==> flow/design.v <==
`timescale 1ns / 1ps
module seven_segment_decoder(value, dp, segments);
	input [3:0] value;
	input dp;
	output reg [7:0] segments;
	always @(value, dp) begin
		case (value)
			4'h1 : segments = 7'b1001111;
			4'h2 : segments = 7'b0010010;
			4'h3 : segments = 7'b0000110;
			4'h4 : segments = 7'b1001100;
			4'h5 : segments = 7'b0100100;
			4'h6 : segments = 7'b0100000;
			4'h7 : segments = 7'b0001111;
			4'h8 : segments = 7'b0000000;
			4'h9 : segments = 7'b0000100;
			4'hA : segments = 7'b0001000; 
			4'hB : segments = 7'b1100000;  
			4'hC : segments = 7'b0110001; 
			4'hD : segments = 7'b1000010;  
			4'hE : segments = 7'b0110000; 
			4'hF : segments = 7'b0111000; 
			4'h0 : segments = 7'b0000001;
			default : segments = 7'b1111111;
		endcase
		segments[7] = ~dp;
	end
endmodule
module seven_segment_mux(clk, value, dp, segments, anodes);
	function integer clog2;
	input integer value;
	begin
		value = value-1;
		for (clog2 = 0; value > 0; clog2 = clog2 + 1)
			value = value >> 1;
		end
	endfunction
	parameter WIDTH = 3;
	input clk;
	input [4*WIDTH-1:0] value;
	input [WIDTH-1:0] dp;
	output [7:0] segments;
	output [WIDTH-1:0] anodes;
	reg [clog2(WIDTH)-1:0] active = 0;
	seven_segment_decoder decoder(.value(value[active*4 +: 4]), .dp(dp[active]), .segments(segments));
	assign anodes = ~(1 << active);
	always @(posedge clk) active <= (active < WIDTH) ? (active + 1) : 0;
endmodule
`timescale 1ns / 1ps
module spi(CLKIN, SPI_SCK, SPI_SI, SPI_INITB, DIP, SPI_SO, LED, SSEG, ANODE);
	input CLKIN;
	input SPI_SCK;
	input SPI_SI;
	input SPI_INITB;
	input [8:1] DIP;
	output SPI_SO;
	output [1:1] LED;
	output [7:0] SSEG;
	output [3:1] ANODE;
	reg [2:0] SCKr;  always @(posedge CLKIN) SCKr <= {SCKr[1:0], SPI_SCK};
	wire SCK_risingedge = (SCKr[2:1]==2'b01);   
	wire SCK_fallingedge = (SCKr[2:1]==2'b10);   
	reg [2:0] SSELr;  always @(posedge CLKIN) SSELr <= {SSELr[1:0], SPI_INITB};
	wire SSEL_active = ~SSELr[1];   
	wire SSEL_startmessage = (SSELr[2:1]==2'b10);   
	wire SSEL_endmessage = (SSELr[2:1]==2'b01);   
	reg [1:0] MOSIr;  always @(posedge CLKIN) MOSIr <= {MOSIr[0], SPI_SI};
	wire MOSI_data = MOSIr[1];
	reg [2:0] bitcnt;
	reg byte_received;   
	reg [7:0] byte_data_received;
	seven_segment_mux mux(CLKIN, {8'b0, byte_data_received}, 3'b0, SSEG, ANODE);
	always @(posedge CLKIN)
	begin
	  if(~SSEL_active)
		 bitcnt <= 3'b000;
	  else
	  if(SCK_risingedge)
	  begin
		 bitcnt <= bitcnt + 3'b001;
		 byte_data_received <= {byte_data_received[6:0], MOSI_data};
	  end
	end
	always @(posedge CLKIN) byte_received <= SSEL_active && SCK_risingedge && (bitcnt==3'b111);
	reg LED;
	always @(posedge CLKIN) if(byte_received) LED <= byte_data_received[0];	
	reg [7:0] byte_data_sent;
	reg [7:0] cnt;
	always @(posedge CLKIN) if(SSEL_startmessage) cnt<=cnt+8'h1;   
	always @(posedge CLKIN)
	if(SSEL_active)
	begin
	  if(SCK_fallingedge)
	  begin
		 if(bitcnt==3'b000)
			byte_data_sent <= ~DIP;   
		 else
			byte_data_sent <= {byte_data_sent[6:0], 1'b0};
	  end
	end
	assign SPI_SO = byte_data_sent[7];   
endmodule
# == From RTL to reports: spi ==
# What the tools print for spi, step after step.
# Lines are those of the file above, counted from 1.
# The mark - stands for no value.
# setup
top,spi
clk_port,CLKIN
cell_library,sky130hd
pvt_corner,tt_025C_1v80

# == Word level ==
# Source: Yosys, flattened and elaborated, memories not mapped. Widths are those after wreduce. Registers that Yosys merges into a memory's read port (data or address) are not register bits. Print and check cells do not count. Equal cells are merged and count once.
# Yosys's memory passes give these memory sizes; they may raise the number of words (mostly to a power of two), join words into wider ones and drop unused or constant bits.
# classes
reduce_logical,5
n_cmp,1
n_addsub,2
eq_ne,3
bitwise,4
mux,1
shift,3
# ops
op,count
12-bit by 5-bit indexed select with 4-bit output,1
8-bit inverter,1
8-bit two-way mux,1
2-bit AND reduction,2
2-bit by 2-bit << shifter with 3-bit output with constant A,1
3-bit by 1-bit adder with 3-bit output with constant B,1
3-bit by 2-bit indexed select with 1-bit output with constant A,1
3-bit == test with constant B,1
3-bit inverter,1
3-bit zero test,1
1-bit logical AND,2
1-bit inverter,2
2-bit by 1-bit adder with 2-bit output with constant B,1
2-bit by 1-bit == test with 1-bit output with constant B,1
2-bit < comparator with constant B,1
2-bit == test with constant B,1
# bits
register_bits,30
mem_bits_ro,112
inputBits,12
output_inout_bits,13
mem_count,1
word_cells,30
# memory_table
memory,size,word_bits,rd,wr,line_no,rtl
(no name shown),16,7,1,0,7,case (value)

# == Longest topological paths ==
# Depth = most cells in a row (Yosys ltp): at word level without a register or memory, in the mapped netlist without a sequential cell, where the memories' decode and read muxes count.
# depth
ltp_word,3
abc_area,0
depth_mapped,8
ltp_nobuf,7

# == After synthesis ==
# Yosys stat after the flow's synthesis: flattened, memories mapped to cells. It holds for the ABC_AREA given above (unset counts as 0); a run with the other value may have another netlist.
# by_type
cell_type,count,type_area_um2
sky130_fd_sc_hd__edfxtp_1,17,510.49
sky130_fd_sc_hd__dfxtp_1,13,260.25
sky130_fd_sc_hd__ha_1,13,162.656
sky130_fd_sc_hd__mux2i_1,10,100.096
sky130_fd_sc_hd__o21ai_0,9,45.043
sky130_fd_sc_hd__inv_1,11,41.29
sky130_fd_sc_hd__nand2_1,11,41.29
sky130_fd_sc_hd__nor2_1,8,30.029
sky130_fd_sc_hd__mux2i_4,1,22.522
sky130_fd_sc_hd__nand2b_1,3,18.768
sky130_fd_sc_hd__or2_2,3,18.768
sky130_fd_sc_hd__xor2_1,2,17.517
sky130_fd_sc_hd__a21oi_1,3,15.014
sky130_fd_sc_hd__or4b_4,1,13.763
sky130_fd_sc_hd__nor2b_1,2,12.512
sky130_fd_sc_hd__o22ai_1,2,12.512
sky130_fd_sc_hd__a41o_2,1,11.261
sky130_fd_sc_hd__buf_6,1,11.261
# Other cell types: 15; their cells: 16.
# mapped
ffs,30
seqArea_um2,770.7
cells,127
buf_cells,4
area_um2,1462.7
# The figures by module come from a second, unflattened synthesis with its own total; it is not the netlist above.
# unflattened
hier_cells,122
hier_area_um2,1510.2
# Each row is one instance without its submodules.
# by_module
mod,mod_seq_area_um2,n_cells,area_um2,n_inst
spi,730.7,63,1003.5,1
seven_segment_decoder,0.0,34,272.8,1
seven_segment_mux,40.0,25,234.0,1

# == Path before layout ==
# Source: OpenSTA report_checks on the synthesized netlist (no wires, ideal clock, input and output delay 20% of the period each), path of least setup slack; recovery checks are left aside. Register names are those of the netlist, which keeps one name where synthesis merged equal registers.
# synth_path
path_type,register -> output
start,reg mux.active[0]
end,out SSEG[4]
t_first_pin_ps,0
required_ps,2704
path_stages,8
path_delay_ps,1875
t_arrival_ps,1875
tclk_ps,3380
output_delay_ps,676
n_path_buf,1
path_slack_ps,829
synth_period_reached_ps,2551
# "path_delay_ps" is the arrival time less input delay plus setup time.
# A path that ends at an output port has no setup time.
# "path_stages": output pins that drive a net of the path, with the launching flip-flop's if there is one; two outputs of one cell count as two.
# "synth_period_reached_ps" is the clock period less the worst setup slack; recovery checks do not enter. This is arithmetic on one report: input and output delays are still those of the set period (20% each).
# Between the ends stands the longest chain of elaborated cells between them, by number of cells; it is not shown to be the way that was timed. Of several equally long chains one is given.
# Each line given opens the expression or statement behind the cell; cells for indexed reads and writes are added by Yosys, which also makes memories of some case tables.
# A memory read counts as a cell of the chain, while the word-level depth stops at memories.
# synth_between
path_cell_list,sky130_fd_sc_hd__dfxtp_1 -> sky130_fd_sc_hd__buf_6 -> sky130_fd_sc_hd__mux2i_1 -> sky130_fd_sc_hd__or2_2 -> sky130_fd_sc_hd__inv_1 -> sky130_fd_sc_hd__ha_1 -> sky130_fd_sc_hd__or4_1 -> sky130_fd_sc_hd__o21ai_0
elab_chain_len,2
cells_between,2
lines_between,2
cone_classes,shift (1); memory (1)
# synth_rtl
item,line_no,rtl
start: declaration,44,reg [clog2(WIDTH)-1:0] active = 0;
start: assignment,47,always @(posedge clk) active <= (active < WIDTH) ? (active + 1) : 0;
12-bit by 5-bit indexed select with 4-bit output,45,"seven_segment_decoder decoder(.value(value[active*4 +: 4]), .dp(dp[active]), .segments(segments));"
memory 16 x 7 bit,7,case (value)
end: declaration,58,output [7:0] SSEG;

# == Worst path after layout ==
# From the final timing report of run 2: the path of least setup slack in the routed layout; clock arrival at registers is part of the times.
# The path's times are printed in steps of 10 ps; the period is the one set.
# layout_path
path_type,register -> output
start,reg mux.active[0]
end,out SSEG[2]
t_arrival_ps,2600
output_delay_ps,710
path_slack_ps,260
required_ps,2860
t_first_pin_ps,270
tclk_ps,3570
n_path_buf,2
path_stages,10
# Between the ends stands the longest chain of elaborated cells between them, by number of cells; it is not shown to be the way that was timed. Of several equally long chains one is given.
# A memory read counts as a cell of the chain, while the word-level depth stops at memories.
# layout_between
path_cell_list,sky130_fd_sc_hd__dfxtp_2 -> sky130_fd_sc_hd__buf_6 -> sky130_fd_sc_hd__mux2i_2 -> sky130_fd_sc_hd__or2_2 -> sky130_fd_sc_hd__inv_1 -> sky130_fd_sc_hd__ha_1 -> sky130_fd_sc_hd__mux2i_1 -> sky130_fd_sc_hd__nand2_1 -> sky130_fd_sc_hd__a41o_2 -> sky130_fd_sc_hd__clkdlybuf4s50_1
elab_chain_len,2
cells_between,2
lines_between,2
cone_classes,shift (1); memory (1)
# layout_rtl
item,line_no,rtl
start: declaration,44,reg [clog2(WIDTH)-1:0] active = 0;
start: assignment,47,always @(posedge clk) active <= (active < WIDTH) ? (active + 1) : 0;
12-bit by 5-bit indexed select with 4-bit output,45,"seven_segment_decoder decoder(.value(value[active*4 +: 4]), .dp(dp[active]), .segments(segments));"
memory 16 x 7 bit,7,case (value)
end: declaration,58,output [7:0] SSEG;

# Top module spi; platform sky130hd; tools Yosys and OpenROAD; 2 stored runs in no particular order. Input and output delays are each 20% of the period that was set; the output load is 0.01 pF.
# "period_reached_ps": clock period set for the run, less the worst setup slack. It is reckoned from that one timing run; input and output delays stay at 20% of the period that was set.
# Settings: - = not set for that run.
# A result given as - is not shown for that run.
name,run 1,run 2
period_ns,2.24,3.57
CORE_UTILIZATION,64,22
SETUP_SLACK_MARGIN,-0.06,-
PLACE_DENSITY_LB_ADDON,0.23,-
CORE_ASPECT_RATIO,0.68,0.86
CELL_PAD_IN_SITES_GLOBAL_PLACEMENT,1,-
TNS_END_PERCENT,75,60
CTS_CLUSTER_DIAMETER,361,-
CAP_MARGIN,0,25
SLEW_MARGIN,35,20
MAX_ROUTING_LAYER,met4,-
CORE_MARGIN,2,7
PLACE_DENSITY,-,0.71
GPL_TIMING_DRIVEN,-,0
yosys_chip_area_um2,-,1462.7
period_reached_ps,-,3312
finalUtil_pct,-,29.5
design_die_area_um2,-,9134.0
fin_ws_ps,-,258
# Run 1: incomplete, placement halted on FLW-0024
